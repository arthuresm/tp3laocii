==> flow/design.v <==
module instrQueue(CLK, CLR, cheio, vazio, adc, rtr, instrIn, instrOut);	 
	input CLK, CLR, adc, rtr;
	input [15:0] instrIn;
	output cheio, vazio;
	output reg [15:0] instrOut;
	reg [2:0] frente, tras;	 
	reg [7:0] iValid;			 
	reg [15:0] instrs[7:0];	 
	assign cheio = iValid[0] & iValid[1] & iValid[2] & iValid[3] & iValid[4] & iValid[5] & iValid[6] & iValid[7];
	assign vazio = ~iValid[0] & ~iValid[1] & ~iValid[2] & ~iValid[3] & ~iValid[4] & ~iValid[5] & ~iValid[6] & ~iValid[7];
	always @(posedge CLK, posedge CLR) begin
		if (CLR) begin	 
			iValid[7:0] = 8'b0;
			frente = 3'b0;
			tras = 3'b0;
		end else begin
			if (adc && ~cheio) begin	 
				instrs[tras] = instrIn;
				iValid[tras] = 1'b1;
				tras = tras + 1'b1;
			end
			if (rtr) begin
				if (~vazio) begin		 
					instrOut = instrs[frente];
					iValid[frente] = 1'b0;
					frente = frente + 1'b1;
				end
			end
		end
	end
endmodule
; ---- Reports on instrQueue
; Tool output for the design above, in the order of the flow.
; Lines are those of the file above, counted from 1.
; Cell names lack the library's common part.
; The mark -- stands for no value.
[setup]
top = instrQueue
clock_port = CLK
cell_library = sky130hd
pvt_corner = tt_025C_1v80

; ---- Elaborated design
; Source: Yosys, flattened and elaborated. Widths are those after wreduce. Registers that Yosys merges into a memory's read port (data or address) are not register bits. Print and check cells do not count. Equal cells are merged and count once.
[bits]
register_bits = 158
in_bits = 20
out_inout_bits = 18
wordCells = 97
[classes]
add_sub_neg = 4
equal = 14
shifts = 3
n_mux = 20
n_logic = 31
reduce_logical = 13
[op_table]
columns = op, n
row1 = 16-bit parallel mux with 2-bit select, 8
row2 = 16-bit parallel mux with 8-bit select, 1
row3 = 16-bit two-way mux, 8
row4 = 7-bit OR reduction, 8
row5 = 1-bit by 4-bit variable shift with 8-bit output with constant A, 3
row6 = 3-bit == test with constant B, 8
row7 = 8-bit two-way mux, 3
row8 = 8-bit AND, 2
row9 = 8-bit OR, 2
row10 = 8-bit NOT, 2
row11 = 1-bit AND, 14
row12 = 3-bit by 2-bit == test with 1-bit output with constant B, 4
row13 = 1-bit NOT, 11
row14 = 3-bit negator with 4-bit output, 2
row15 = 3-bit by 1-bit adder with 3-bit output with constant B, 2
row16 = 3-bit by 1-bit == test with 1-bit output with constant B, 2
row17 = 3-bit logical NOT, 2
row18 = 3-bit AND reduction, 1
row19 = 2-bit AND reduction, 1
row20 = 1-bit logical AND, 1

; ---- Logic depth
; Depth = most cells in a row (Yosys ltp): at word level without a register or memory, in the mapped netlist without a sequential cell, where the memories' decode and read muxes count.
[logic_depth]
word_depth = 14
ABC_AREA = 1
ltp_mapped = 13
ltp_nobuf = 12

; ---- Netlist
; The flow's flattened synthesis, as Yosys stat reports it; memories are mapped. The netlist is that of the ABC_AREA named above (0 if unset); the other value can give another one.
[synth_totals]
mapped_cells = 1128
yosys_area_um2 = 9130.0
sequential_area_um2 = 4674.5
ffs = 158
buffers = 44
[types]
columns = type, n
row1 = edfxtp_1, 144
row2 = nand2_1, 293
row3 = nand3_1, 197
row4 = inv_1, 195
row5 = and2_1, 80
row6 = dfrtp_1, 14
row7 = nor2_1, 63
row8 = o21ai_0, 43
row9 = ha_1, 17
row10 = buf_2, 22
row11 = nor2_4, 6
row12 = clkbuf_1, 15
row13 = nand2_2, 8
row14 = a21oi_1, 5
row15 = nor3_1, 5
row16 = buf_4, 3
row17 = o22ai_1, 3
row18 = nand3_4, 1
; Not listed: further types 8, cells in them 14.

; ---- Worst setup path after synthesis
; Path of least setup slack by OpenSTA after synthesis, without wires, with an ideal clock, recovery checks aside; 20% of the period is set as input and as output delay. Where synthesis merged equal registers, the netlist keeps one of their names.
[synth_path]
path_type = in2reg
startpoint = input port CLR
endpoint = register instrs[0][0]
period_ps = 5410
setup_time_ps = 495
launch_ps = 1082
t_arrival_ps = 3840
setup_slack_ps = 1075
delay_ps = 3253
driving_pins = 1
period_less_setup_slack_ps = 4335
; "delay_ps" is the arrival time less input delay plus setup time.
; "driving_pins" counts driving pins, that of a launching flip-flop among them; a cell with two outputs on the path counts twice.
; "period_less_setup_slack_ps" is the clock period less the worst setup slack; recovery checks do not enter. This is arithmetic on one report: input and output delays are still those of the set period (20% each).
[synth_between]
cell_sequence = inv_1
elab_chain_len = 0
[synth_rtl]
columns = item, line
row1 = start: declaration, 2  ; input CLK, CLR, adc, rtr;
row2 = end: assignment, 18  ; instrs[tras] = instrIn;
row3 = end: declaration, 8  ; reg [15:0] instrs[7:0];

; ---- Worst path after layout
; From the final timing report of run A: the path of least setup slack in the routed layout; clock arrival at registers is part of the times.
; The path's times are printed in steps of 10 ps; the period is the one set.
[layout_path]
path_type = in2reg
startpoint = input port adc
endpoint = register instrOut[7]
period_ps = 4710
setup_time_ps = 270
launch_ps = 940
t_arrival_ps = 3100
setup_slack_ps = 1760
driving_pins = 10
; The rows between start and end are the longest chain of elaborated cells between them; the timing report does not say that the signal goes this way. Where chains are equally long, one stands for them.
; A line is the first line of the expression or statement that the cell stems from. Yosys adds cells for indexed reads and writes and turns some case tables into memories.
[layout_between]
cell_sequence = clkdlybuf4s50_1 > inv_1 > a21oi_1 > clkbuf_1 > buf_2 > nand3_1 > nand3_1 > nand2_1 > nor2_1 > nand3_1
elab_chain_len = 3
[layout_rtl]
columns = item, line
row1 = start: declaration, 2  ; input CLK, CLR, adc, rtr;
row2 = 1-bit logical AND, 17  ; if (adc && ~cheio) begin
row3 = 16-bit two-way mux, 17
row4 = 16-bit parallel mux with 8-bit select, 24  ; instrOut = instrs[frente];
row5 = end: assignment, 24
row6 = end: declaration, 5  ; output reg [15:0] instrOut;

Lab notebook: instrQueue

Stored flow runs of instrQueue (2 of them; Yosys, OpenROAD, sky130hd). They differ in their settings and are not a sequence. Constraints: input delay and output delay 20% of the set period each, output load 0.01 pF.
By "total_power_mw" is meant OpenSTA's value without simulated activity: inputs other than the clock are taken to toggle once in ten clock periods, and the tool carries that through the logic.

# run A
==> flow/run.sh <==
#!/bin/bash
# the make line also repeats the synthesis and layout settings of config.mk as NAME=value (left out here)
make -C /OpenROAD-flow-scripts/flow DESIGN_CONFIG=/design/flow/config.mk WORK_HOME=/design/flow/orfs CLKGATE_MAP_FILE= finish
==> flow/config.mk <==
export PLATFORM = sky130hd
export DESIGN_NAME = instrQueue
export DESIGN_NICKNAME = instrQueue
export VERILOG_FILES = /design/flow/design.v
export SDC_FILE = /design/flow/constraint.sdc
export NUM_CORES = 4
export LEC_CHECK = 0
export ABC_AREA = 1
export CAP_MARGIN = 20
export CORE_ASPECT_RATIO = 1.41
export CORE_MARGIN = 2
export CORE_UTILIZATION = 67
export CTS_CLUSTER_DIAMETER = 274
export GPL_TIMING_DRIVEN = 0
export MIN_ROUTING_LAYER = met1
export PLACE_DENSITY_LB_ADDON = 0.17
export SETUP_SLACK_MARGIN = 1.34
export SLEW_MARGIN = 0
==> flow/constraint.sdc <==
create_clock -name core_clock -period 4.71 [get_ports {CLK}]
set_input_delay 0.9420 -clock core_clock [delete_from_list [all_inputs] [get_ports {CLK}]]
set_output_delay 0.9420 -clock core_clock [all_outputs]
set_load 0.01 [all_outputs]

==> run A: results <==
stdcell_area_um2=10448.8
total_power_mw=7.521
setup_worst_slack_ps=1764
layout_utilization_pct=78.4
die_footprint_um2=14590.2
synthesis_area_um2=9130.0
setupTns_ps=0

# run B
==> flow/run.sh <==
#!/bin/bash
# the make line also repeats the synthesis and layout settings of config.mk as NAME=value (left out here)
make -C /OpenROAD-flow-scripts/flow DESIGN_CONFIG=/design/flow/config.mk WORK_HOME=/design/flow/orfs CLKGATE_MAP_FILE= finish
==> flow/config.mk <==
export PLATFORM = sky130hd
export DESIGN_NAME = instrQueue
export DESIGN_NICKNAME = instrQueue
export VERILOG_FILES = /design/flow/design.v
export SDC_FILE = /design/flow/constraint.sdc
export NUM_CORES = 4
export LEC_CHECK = 0
export CAP_MARGIN = 20
export CORE_ASPECT_RATIO = 0.6
export CORE_MARGIN = 5
export CORE_UTILIZATION = 48
export CTS_CLUSTER_SIZE = 57
export PLACE_DENSITY = 0.71
export SLEW_MARGIN = 20
export TNS_END_PERCENT = 55
==> flow/constraint.sdc <==
create_clock -name core_clock -period 3.8 [get_ports {CLK}]
set_input_delay 0.7600 -clock core_clock [delete_from_list [all_inputs] [get_ports {CLK}]]
set_output_delay 0.7600 -clock core_clock [all_outputs]
set_load 0.01 [all_outputs]

==> run B: results <==
stdcell_area_um2=9135.0
total_power_mw=8.113
setup_worst_slack_ps=492
layout_utilization_pct=56.6
die_footprint_um2=19103.7
synthesis_area_um2=7853.8
setupTns_ps=0
