==> flow/design.v <==
module LSRS(ID_in, CLK, CLR, start, busy, clockInstr, Valor1, Valor2, Valor3, OP_Rd, despacho, ID_out, confirma, CDB, CLK_instr, IRout, depR0, dataR0, depR1, dataR1 );
	input CLK, CLR, start;
	input confirma;
	input [3:0]ID_in;
	input [19:0] CDB;
	input [15:0]IRout;		 
	input [2:0] depR0, depR1;
	input [15:0] dataR0, dataR1;
	input [9:0] CLK_instr;
	output reg [3:0]ID_out;
	output reg busy;
	output reg despacho;
	output reg [5:0]OP_Rd;
	output reg [15:0] Valor1, Valor2, Valor3;
	output reg [9:0] clockInstr;
	reg [1:0] cont;
	reg [6:0]Offset;
	reg [15:0] Vj, Vk;	 
	reg [3:0] Qj, Qk;		 
	reg [5:0] OPcode;
	always @(posedge CLK, posedge CLR)begin
		if(CLR)begin
				busy = 1'b0;
				Vj = 16'b0;
				Vk = 16'b0;
				Qj = 4'b0000;
				Qk = 4'b0000;
				OPcode = 6'b0;
				cont = 2'b0;
				clockInstr = 10'b0;
				Offset = 7'b0;
				Valor3 = 16'b0;
		end else begin
			case(cont)
				2'b00: begin
						if(start)begin
							busy = 1'b1;
							Vj = dataR0;
							Vk = dataR1;
							Qj = depR0;
							Qk = depR1;
							OPcode = IRout[5:0];
							Offset = IRout[15:9];
							cont = 2'b01;
							clockInstr = CLK_instr;
						end
				end
				2'b01: begin
						if(OPcode[2:0] == 3'b011) begin  
							if(Qk != 4'b0000)begin	 
								if(CDB[19:16] == Qk)begin
									Vk = CDB[15:0];
									Qk = 4'b0000;
								end
							end else begin
								despacho = 1'b1;	 
								Valor1 = Offset;	 
								Valor2 = Vk;		 
								OP_Rd = OPcode;	 
								ID_out = ID_in;	 
								cont = 2'b10;
							end
						end
						if(OPcode[2:0] == 3'b100) begin	 
							if(Qj != 3'b000 || Qk != 3'b000)begin	 
								if(CDB[19:16] == Qj)begin
									Vj = CDB[15:0];
									Qj = 3'b000;
								end
								if(CDB[19:16] == Qk)begin
									Vk = CDB[15:0];
									Qk = 4'b0000;
								end
							end else begin
								despacho = 1'b1;
								Valor1 = Offset;
								Valor2 = Vk;
								OP_Rd = OPcode;
								ID_out = ID_in;
								cont = 2'b10;
								Valor3 = Vj;		 
							end
						end
				end
				2'b10: begin
						if(confirma)begin		 
								busy = 1'b0;	 
								Vj = 16'b0;
								Vk = 16'b0;
								Qj = 4'b0000;
								Qk = 4'b0000;
								OPcode = 6'b0;
								cont = 2'b0;
								despacho = 1'b0;
								Offset = 7'b0;
						end
				end
			endcase
		end
	end
endmodule
From RTL to reports: LSRS
What the tools print for LSRS, step after step.
Line numbers count from 1 in the design file above.
Operators carry their Yosys type and port widths (W data, S select, Z words).
Library cell names are shortened.
{ "inputs": {"top_module": "LSRS", "clk_port": "CLK", "lib": "sky130hd", "pvt_corner": "tt_025C_1v80"} }

Word-level counts
Counts by Yosys on the flattened word-level netlist (proc, flatten, opt, wreduce; memories kept). Register bits leave out memories and registers merged into their read ports (data or address). Print and check cells are left out. Cells with the same type and inputs are merged into one.
{ "bits": {"regBits": 125, "latchBits": 0, "ramBits": 0, "rom_bits": 0, "clocked_rd_ports_x_width": 0, "mem_count": 0, "input_bits": 92, "out_inout_bits": 70, "elab_cells": 110} }
{ "op_classes": {"add_sub_neg": 0, "multipliers": 0, "div_mod_pow": 0, "compare": 0, "n_eq": 12, "shift": 0, "muxes": 66, "n_logic": 2, "n_reduce_logical": 15} }
{ "ops": {"columns": ["cell", "n"], "rows": [
  ["$mux W16", 20],
  ["$pmux W16 S3", 2],
  ["$mux W4", 17],
  ["$mux W6", 6],
  ["$pmux W4 S3", 2],
  ["$pmux W7 S2", 1],
  ["$mux W7", 2],
  ["$reduce_and A3 Y1", 4],
  ["$eq A4 B4 Y1", 3],
  ["$reduce_bool A4 Y1", 3],
  ["$pmux W6 S2", 1],
  ["$mux W2", 6],
  ["$ne A2 B2 Y1 const B", 5],
  ["$reduce_and A6 Y1", 1],
  ["$pmux W2 S3", 1],
  ["$mux W1", 6],
  ["$reduce_and A2 Y1", 2],
  ["$reduce_bool A2 Y1", 2],
  ["$pmux W1 S2", 2],
  ["$eq A3 B2 Y1 const B", 1],
  ["$eq A3 B3 Y1 const B", 1],
  ["$reduce_bool A3 Y1", 1],
  ["$not A1 Y1", 2],
  ["$eq A2 B1 Y1 const B", 1],
  ["$eq A2 B2 Y1 const B", 1],
  ["$logic_not A2 Y1", 1],
  ["$logic_or A1 B1 Y1", 1]
]} }

Longest topological paths
Yosys ltp: most cells in a row. Word level: on the elaborated netlist, between registers, memories and ports. Mapped: between sequential cells and ports; inverters and the memories' decode and read muxes count.
{ "depth": {"word_depth": 10, "abc_area": 0, "depth_mapped": 8, "depth_no_buf": 5} }

Synthesis result
Yosys stat after the flow's synthesis: flattened, memories mapped to cells. It holds for the ABC_AREA given above (unset counts as 0); a run with the other value may have another netlist.
The area totals of this step are shown rounded.
{ "synth_totals": {"stdcells": 397, "area_um2": 5460, "sequential_area_um2": 3340, "flip_flops": 125, "buffers": 26} }
{ "by_type": {"columns": ["cell_type", "n", "type_area_um2"], "rows": [
  ["dfrtp_1", 81, 2.03E+03],
  ["edfxtp_1", 43, 1.29E+03],
  ["mux2_2", 56, 630.605],
  ["a22oi_1", 31, 232.723],
  ["a22o_1", 19, 166.41],
  ["o2bb2ai_1", 14, 122.618],
  ["nand2_1", 23, 86.333],
  ["nand3_1", 17, 85.082],
  ["o211ai_1", 10, 75.072],
  ["nor2b_1", 11, 68.816],
  ["o211ai_2", 5, 62.56],
  ["clkbuf_1", 12, 45.043],
  ["buf_2", 8, 40.038],
  ["xnor2_1", 4, 35.034],
  ["buf_6", 3, 33.782],
  ["nor2_1", 9, 33.782],
  ["o41ai_4", 1, 27.526],
  ["dfstp_2", 1, 26.275]
]} }
Other cell types: 30; their cells: 49.

Worst setup path after synthesis
OpenSTA on the mapped netlist: ideal clock, no wires. The path of least setup slack (recovery checks aside). Input and output delay are each 20% of the period. Register names are those of the netlist, which keeps one name where synthesis merged equal registers.
{ "synth_timing": {"path_kind": "input port to flip-flop", "from": "in CLR", "to": "reg ID_out[0]", "period_ns": 3.61, "in_delay_ns": 0.722, "setup_time_ns": 0.442, "launch_ns": 0.722, "arrival_time_ns": 2.496, "required_ns": 3.168, "slack_ns": 0.672, "path_delay_ns": 2.216, "driving_pins": 1, "path_buffers": 0, "synth_period_reached_ns": 2.938} }
"path_delay_ns" = arrival - input delay + setup time.
"driving_pins": output pins that drive a net of the path, with the launching flip-flop's if there is one; two outputs of one cell count as two.
"synth_period_reached_ns" is the clock period less the worst setup slack; recovery checks do not enter. This is arithmetic on one report: input and output delays are still those of the set period (20% each).
Between the ends stands the longest chain of elaborated cells between them, by number of cells; it is not shown to be the way that was timed. Of several equally long chains one is given.
A line is the first line of the expression or statement that the cell stems from. Yosys adds cells for indexed reads and writes and turns some case tables into memories.
{ "synth_via": {"path_cell_list": "nor2_1", "elab_chain_cells": 2, "cells_between": 2, "lines_between": 0, "classes_between": "logic (1); reduce/logical (1)"} }
{ "synth_rtl": {"columns": ["item", "line_no", "text"], "rows": [
  ["start: declaration", 2, "input CLK, CLR, start;"],
  ["$not A1 Y1", null, null],
  ["$reduce_and A2 Y1", null, null],
  ["end: assignment", 60, "ID_out = ID_in;"],
  ["end: assignment", 79, "ID_out = ID_in;"],
  ["end: declaration", 10, "output reg [3:0]ID_out;"]
]} }

Path in the finished layout
From the final timing report of run B: the path of least setup slack in the routed layout; clock arrival at registers is part of the times.
{ "layout_timing": {"path_kind": "flip-flop to flip-flop", "from": "reg Qk[0]", "to": "reg Valor2[6]", "period_ns": 2.14, "setup_time_ns": 0.25, "launch_ns": 0.41, "arrival_time_ns": 2.18, "required_ns": 2.30, "slack_ns": 0.12, "driving_pins": 6, "path_buffers": 2} }
Between the ends stands the longest chain of elaborated cells between them, by number of cells; it is not shown to be the way that was timed. Of several equally long chains one is given.
A register here has more assigning lines than the two given.
{ "layout_via": {"path_cell_list": "dfrtp_1 > or4_4 > a21oi_4 > buf_12 > clkbuf_16 > mux2_4", "elab_chain_cells": 9, "cells_between": 15, "lines_between": 6, "classes_between": "eq/ne (1); mux (11); reduce/logical (3)"} }
{ "layout_rtl": {"columns": ["item", "line_no", "text"], "rows": [
  ["start: declaration", 19, "reg [3:0] Qj, Qk;"],
  ["start: assignment", 27, "Qk = 4'b0000;"],
  ["start: assignment", 41, "Qk = depR1;"],
  ["$eq A4 B4 Y1", 51, "if(CDB[19:16] == Qk)begin"],
  ["$mux W4", 51, null],
  ["$mux W4", 50, "if(Qk != 4'b0000)begin"],
  ["$mux W4", 49, "if(OPcode[2:0] == 3'b011) begin"],
  ["$mux W4", 34, "case(cont)"],
  ["$reduce_bool A4 Y1", 65, "if(Qj != 3'b000 || Qk != 3'b000)begin"],
  ["$logic_or A1 B1 Y1", 65, null],
  ["$mux W16", 65, null],
  ["$mux W16", 64, "if(OPcode[2:0] == 3'b100) begin"],
  ["end: assignment", 58, "Valor2 = Vk;"],
  ["end: assignment", 77, "Valor2 = Vk;"],
  ["end: declaration", 14, "output reg [15:0] Valor1, Valor2, Valor3;"]
]} }

==> results <==
Settings and measured results of 2 stored flow runs for module LSRS (sky130hd), not sorted in any way. The constraints put input and output delay at 20% of the set period each and load the outputs with 0.01 pF.
"clock_period_reached_ns" is the run's clock period less its worst setup slack. It is reckoned from that one timing run; input and output delays stay at 20% of the period that was set.
"worstPathTime_ns" is the time allowed to the run's worst setup path (the clock period less input and output delay, where it has them) less its slack. Clock arrival times count: a late capture clock shortens it, a late launch clock lengthens it.
"fin_power_uw": no workload was simulated; the value follows from the tool's default switching activity.
The measured numbers are rounded.

Run A
==> flow/run.sh <==
#!/bin/bash
# the make line also repeats the synthesis and layout settings of config.mk as NAME=value (left out here)
make -C /OpenROAD-flow-scripts/flow DESIGN_CONFIG=/design/flow/config.mk WORK_HOME=/design/flow/orfs CLKGATE_MAP_FILE= finish
==> flow/config.mk <==
export PLATFORM = sky130hd
export DESIGN_NAME = LSRS
export DESIGN_NICKNAME = LSRS
export VERILOG_FILES = /design/flow/design.v
export SDC_FILE = /design/flow/constraint.sdc
export NUM_CORES = 4
export LEC_CHECK = 0
export CAP_MARGIN = 25
export CELL_PAD_IN_SITES_DETAIL_PLACEMENT = 2
export CORE_MARGIN = 2
export CORE_UTILIZATION = 48
export CTS_CLUSTER_DIAMETER = 337
export CTS_CLUSTER_SIZE = 44
export GPL_TIMING_DRIVEN = 0
export HOLD_SLACK_MARGIN = -0.07
export MAX_ROUTING_LAYER = met4
export PLACE_DENSITY_LB_ADDON = 0.09
export SLEW_MARGIN = 20
export TNS_END_PERCENT = 80
==> flow/constraint.sdc <==
create_clock -name core_clock -period 1.98 [get_ports {CLK}]
set_input_delay 0.3960 -clock core_clock [delete_from_list [all_inputs] [get_ports {CLK}]]
set_output_delay 0.3960 -clock core_clock [all_outputs]
set_load 0.01 [all_outputs]

==> results of run A, as JSON <==
{
  "outcome": "no results, placement failed with DPL-0033"
}

Run B
==> flow/run.sh <==
#!/bin/bash
# the make line also repeats the synthesis and layout settings of config.mk as NAME=value (left out here)
make -C /OpenROAD-flow-scripts/flow DESIGN_CONFIG=/design/flow/config.mk WORK_HOME=/design/flow/orfs CLKGATE_MAP_FILE= finish
==> flow/config.mk <==
export PLATFORM = sky130hd
export DESIGN_NAME = LSRS
export DESIGN_NICKNAME = LSRS
export VERILOG_FILES = /design/flow/design.v
export SDC_FILE = /design/flow/constraint.sdc
export NUM_CORES = 4
export LEC_CHECK = 0
export CAP_MARGIN = 0
export CELL_PAD_IN_SITES_DETAIL_PLACEMENT = 0
export CORE_MARGIN = 2
export CORE_UTILIZATION = 40
export GPL_TIMING_DRIVEN = 1
export PLACE_DENSITY = 0.46
export SETUP_SLACK_MARGIN = 0.57
export SLEW_MARGIN = 20
export TNS_END_PERCENT = 30
==> flow/constraint.sdc <==
create_clock -name core_clock -period 2.14 [get_ports {CLK}]
set_input_delay 0.4280 -clock core_clock [delete_from_list [all_inputs] [get_ports {CLK}]]
set_output_delay 0.4280 -clock core_clock [all_outputs]
set_load 0.01 [all_outputs]

==> results of run B, as JSON <==
{
  "yosys_chip_area_um2": 5460,
  "design.die.area_um2": 14600,
  "post_route_stdcell_area_um2": 8530,
  "final_util_frac": 0.641,
  "fin_ws_ns": 0.124,
  "setup_tns_ns": 0.000,
  "hold_ws_ns": 0.486,
  "fin_power_uw": 5880,
  "clock_period_reached_ns": 2.016,
  "worstPathTime_ns": 2.02,
  "worst_setup_path_type": "flip-flop to flip-flop"
}
