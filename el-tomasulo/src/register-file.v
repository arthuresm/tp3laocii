==> flow/design.v <==
module registerFile(CLK, CLR, wren, numW, depW, wdep, depID, dadoDep, dataW, numR0, depR0, dataR0, numR1, depR1, dataR1);
	input CLK, CLR, wren, wdep;
	input [2:0] numW, numR0, numR1, depID; 	 
	input [3:0] depW, dadoDep;
	input [15:0] dataW; 	 
	output reg [3:0] depR0, depR1;		 
	output reg [15:0] dataR0, dataR1;	 
	reg [15:0] regs[7:0];	 
	reg [3:0] depRegs[7:0];	 
	reg [2:0] R0, R1;		 
	always @(posedge CLK, posedge CLR) begin
		if (CLR) begin	 
			regs[0] = 16'b01;
			regs[1] = 16'b010;
			regs[2] = 16'b011;
			regs[3] = 16'b0100;
			regs[4] = 16'b0101;
			regs[5] = 16'b0110;
			regs[6] = 16'b0111;
			regs[7] = 16'b00011000;
			depRegs[0] = 4'b0;
			depRegs[1] = 4'b0;
			depRegs[2] = 4'b0;
			depRegs[3] = 4'b0;
			depRegs[4] = 4'b0;
			depRegs[5] = 4'b0;
			depRegs[6] = 4'b0;
			depRegs[7] = 4'b0;
		end else begin
			if (wren) begin				 
				if (depW == 4'b0000) begin
					depRegs[numW] = 4'b0000;		 
					regs[numW] = dataW;				 
				end
			end
			if (wdep) begin	 
				depRegs[depID] = dadoDep;  
			end
			R0 = numR0;
			if (depRegs[R0] != 4'b0000) begin
				depR0 = depRegs[R0];	 
			end else begin
				depR0 = 4'b0000;
				dataR0 = regs[R0];  
			end
			R1 = numR1;
			if (depRegs[R1] != 4'b0000) begin
				depR1 = depRegs[R1];  
			end else begin
				depR1 = 4'b0000;
				dataR1 = regs[R1];	 
			end
		end
	end
endmodule
### Tool chain data of registerFile

Tool output for the design above, in the order of the flow.
Line numbers count from 1 in the design file above.
Cell names lack the library's common part.
A cell with n/a has no value.

* top: registerFile
* clock port: CLK
* library: sky130hd
* corner: tt_025C_1v80

### Elaborated design

Source: Yosys, flattened and elaborated. Widths are those after wreduce. Registers that Yosys merges into a memory's read port (data or address) are not register bits. Print and check cells do not count. Equal cells are merged and count once.

* add/sub/neg operators: 0
* multipliers: 0
* divide/modulo/power cells: 0
* order comparisons: 0
* equality and inequality tests: 28
* shifts and indexed selects: 0
* muxes and demuxes: 68
* bitwise logic cells: 3
* reductions and logical operators: 25

Operators by type and width (number)
* two-way mux 16 bit: 16
* case mux 16 bit (select 8 bit): 2
* case mux 16 bit (select 2 bit): 8
* case mux 4 bit (select 2 bit): 16
* OR reduction 7 bit: 16
* two-way mux 4 bit: 24
* case mux 4 bit (select 8 bit): 2
* equality test 3 bit with constant B: 16
* equality test 3 x 2 -> 1 bit with constant B: 8
* equality test 3 x 1 -> 1 bit with constant B: 4
* zero test 3 bit: 4
* nonzero test 4 bit: 2
* AND reduction 2 bit: 2
* zero test 4 bit: 1
* inverter 1 bit: 3

* register bits: 200
* latch bits: 0
* memory bits (writable): 0
* bits in read-only memories: 0
* word width x clocked read ports: 0
* memories kept: 0
* input bits: 40
* word-level cells: 144

### Depth

Depth = most cells in a row (Yosys ltp): at word level without a register or memory, in the mapped netlist without a sequential cell, where the memories' decode and read muxes count.

* depth after elaboration: 11
* ABC_AREA: 0
* depth in mapped cells: 10
* mapped depth without buffers: 8

### Synthesis result

Yosys stat after the flow's synthesis: flattened, memories mapped to cells. It holds for the ABC_AREA given above (unset counts as 0); a run with the other value may have another netlist.
The area totals of this step are shown rounded.

* cells in the netlist: 1063
* cell area after synthesis: 10800 sq um
* area of sequential cells: 5220 sq um
* flip-flops: 200

Cells by type (number)
* dfrtp_1: 146
* edfxtp_1: 40
* mux2i_1: 120
* inv_1: 111
* dfstp_2: 14
* mux2_2: 30
* nand2_1: 84
* o22ai_1: 41
* a21oi_1: 50
* clkbuf_1: 65
* a22o_1: 26
* o21ai_0: 43
* nor2_1: 49
* nand3_1: 34
* a32oi_1: 13
* a22oi_1: 12
* a221oi_1: 10
* nor4_4: 4

Not listed: further types 53, cells in them 171.

### Worst setup path after synthesis

OpenSTA on the mapped netlist: ideal clock, no wires. The path of least setup slack (recovery checks aside). Input and output delay are each 20% of the period. Register names are those of the netlist, which keeps one name where synthesis merged equal registers.

* path kind: input -> register
* start: input port CLR
* end: register dataR0[0]
* period: 7.07 ns
* time at the first pin: 1.414 ns
* arrival time: 6.523 ns
* required time: 6.670 ns
* slack: 0.147 ns
* path delay: 5.509 ns
* driving pins on the path: 3
* buffers on the path: 0
* synthesis period reached: 6.923 ns

"path delay" = arrival - input delay + setup time.
"driving pins on the path": output pins that drive a net of the path, with the launching flip-flop's if there is one; two outputs of one cell count as two.
"synthesis period reached" is the clock period less the worst setup slack; recovery checks do not enter. This is arithmetic on one report: input and output delays are still those of the set period (20% each).
Between the ends stands the longest chain of elaborated cells between them, by number of cells; it is not shown to be the way that was timed. Of several equally long chains one is given.
Each line given opens the expression or statement behind the cell; cells for indexed reads and writes are added by Yosys, which also makes memories of some case tables.

* cells stage by stage: inv_1 -> o21ai_0 -> nor4_2
* length of the longest elaborated chain: 2
* elaborated cells between the ends (all ways): 2
* RTL lines with such cells: 0
* classes of those cells: logic (1); reduce/logical (1)

RTL lines, path after synthesis
* from (decl): line 2 `input CLK, CLR, wren, wdep;`
* inverter 1 bit
* AND reduction 2 bit
* to (assign): line 44 `dataR0 = regs[R0];`
* to (decl): line 7 `output reg [15:0] dataR0, dataR1;`

### Path in the finished layout

Path of least setup slack in the final report of run 2 (OpenROAD, finished layout, wires in). Where an end is a register, its clock arrival counts in the times.

* path kind: input -> register
* start: input port numR0[2]
* end: register dataR0[11]
* period: 13.6 ns
* time at the first pin: 2.72 ns
* arrival time: 6.34 ns
* required time: 13.72 ns
* slack: 7.39 ns
* driving pins on the path: 10
* buffers on the path: 3

Between the ends stands the longest chain of elaborated cells between them, by number of cells; it is not shown to be the way that was timed. Of several equally long chains one is given.
Only ways into the end's enable, where the timed path ends, are counted here.

* cells stage by stage: clkdlybuf4s50_1 -> buf_4 -> clkinv_1 -> nand3_1 -> nor3_1 -> a22o_1 -> nor3_1 -> o21ai_0 -> nor4_4 -> buf_4
* length of the longest elaborated chain: 5
* elaborated cells between the ends (all ways): 12
* classes of those cells: eq/ne (7); mux (1); logic (1); reduce/logical (3)

RTL lines, path post-layout
* from (decl): line 3 `input [2:0] numW, numR0, numR1, depID;`
* equality test 3 bit: line 40 `if (depRegs[R0] != 4'b0000) begin`
* case mux 4 bit (select 8 bit): line 40
* nonzero test 4 bit: line 40
* inverter 1 bit
* AND reduction 2 bit
* to (assign): line 44 `dataR0 = regs[R0];`
* to (decl): line 7 `output reg [15:0] dataR0, dataR1;`

==> runs of registerFile <==
Stored flow runs of registerFile (2 of them; Yosys, OpenROAD, sky130hd). They differ in their settings and are not a sequence. Constraints: input delay and output delay 20% of the set period each, output load 0.01 pF.
"achieved clock period" = clock period - worst setup slack. The figure is calculated, with input and output delays left at 20% of the set period.
"allowed time less slack (worst setup path)" = time allowed to the worst setup path (clock period - input delay - output delay, where it has them) - its slack; a late launch clock adds to it, a late capture clock takes from it.
"power consumption" rests on the timing tool's default activity at the inputs, not on a simulated workload.
The measured numbers are rounded.

### Run 1

==> flow/run.sh <==
#!/bin/bash
# the make line also repeats the synthesis and layout settings of config.mk as NAME=value (left out here)
make -C /OpenROAD-flow-scripts/flow DESIGN_CONFIG=/design/flow/config.mk WORK_HOME=/design/flow/orfs CLKGATE_MAP_FILE= finish
==> flow/config.mk <==
export PLATFORM = sky130hd
export DESIGN_NAME = registerFile
export DESIGN_NICKNAME = registerFile
export VERILOG_FILES = /design/flow/design.v
export SDC_FILE = /design/flow/constraint.sdc
export NUM_CORES = 4
export LEC_CHECK = 0
export ABC_AREA = 1
export CAP_MARGIN = 20
export CELL_PAD_IN_SITES_DETAIL_PLACEMENT = 2
export CELL_PAD_IN_SITES_GLOBAL_PLACEMENT = 1
export CORE_MARGIN = 10
export CORE_UTILIZATION = 47
export CTS_CLUSTER_DIAMETER = 241
export GPL_TIMING_DRIVEN = 0
export HOLD_SLACK_MARGIN = 0.17
export MAX_ROUTING_LAYER = met4
export SLEW_MARGIN = 30
export TNS_END_PERCENT = 70
==> flow/constraint.sdc <==
create_clock -name core_clock -period 12.7 [get_ports {CLK}]
set_input_delay 2.5400 -clock core_clock [delete_from_list [all_inputs] [get_ports {CLK}]]
set_output_delay 2.5400 -clock core_clock [all_outputs]
set_load 0.01 [all_outputs]

Outcome of run 1: incomplete, placement halted on DPL-0033

### Run 2

==> flow/run.sh <==
#!/bin/bash
# the make line also repeats the synthesis and layout settings of config.mk as NAME=value (left out here)
make -C /OpenROAD-flow-scripts/flow DESIGN_CONFIG=/design/flow/config.mk WORK_HOME=/design/flow/orfs CLKGATE_MAP_FILE= finish
==> flow/config.mk <==
export PLATFORM = sky130hd
export DESIGN_NAME = registerFile
export DESIGN_NICKNAME = registerFile
export VERILOG_FILES = /design/flow/design.v
export SDC_FILE = /design/flow/constraint.sdc
export NUM_CORES = 4
export LEC_CHECK = 0
export CAP_MARGIN = 20
export CELL_PAD_IN_SITES_GLOBAL_PLACEMENT = 0
export CORE_MARGIN = 2
export CORE_UTILIZATION = 64
export GPL_ROUTABILITY_DRIVEN = 1
export GPL_TIMING_DRIVEN = 1
export PLACE_DENSITY_LB_ADDON = 0.15
export SLEW_MARGIN = 25
==> flow/constraint.sdc <==
create_clock -name core_clock -period 13.6 [get_ports {CLK}]
set_input_delay 2.7200 -clock core_clock [delete_from_list [all_inputs] [get_ports {CLK}]]
set_output_delay 2.7200 -clock core_clock [all_outputs]
set_load 0.01 [all_outputs]

Results of run 2:
- Mapped cell area after synthesis: 10800 sq um
- Full die area: 17900 sq um
- Standard-cell area after routing: 12300 sq um
- Final utilization: 74.4 %
- Setup slack of the worst path: 7.39 ns
- Summed negative setup slack: 0.000 ns
- Worst hold slack: 0.501 ns
- Power consumption: 0.0015 W
- Achieved clock period: 6.214 ns
- Allowed time less slack (worst setup path): 3.49 ns
- Worst setup path kind: input -> register
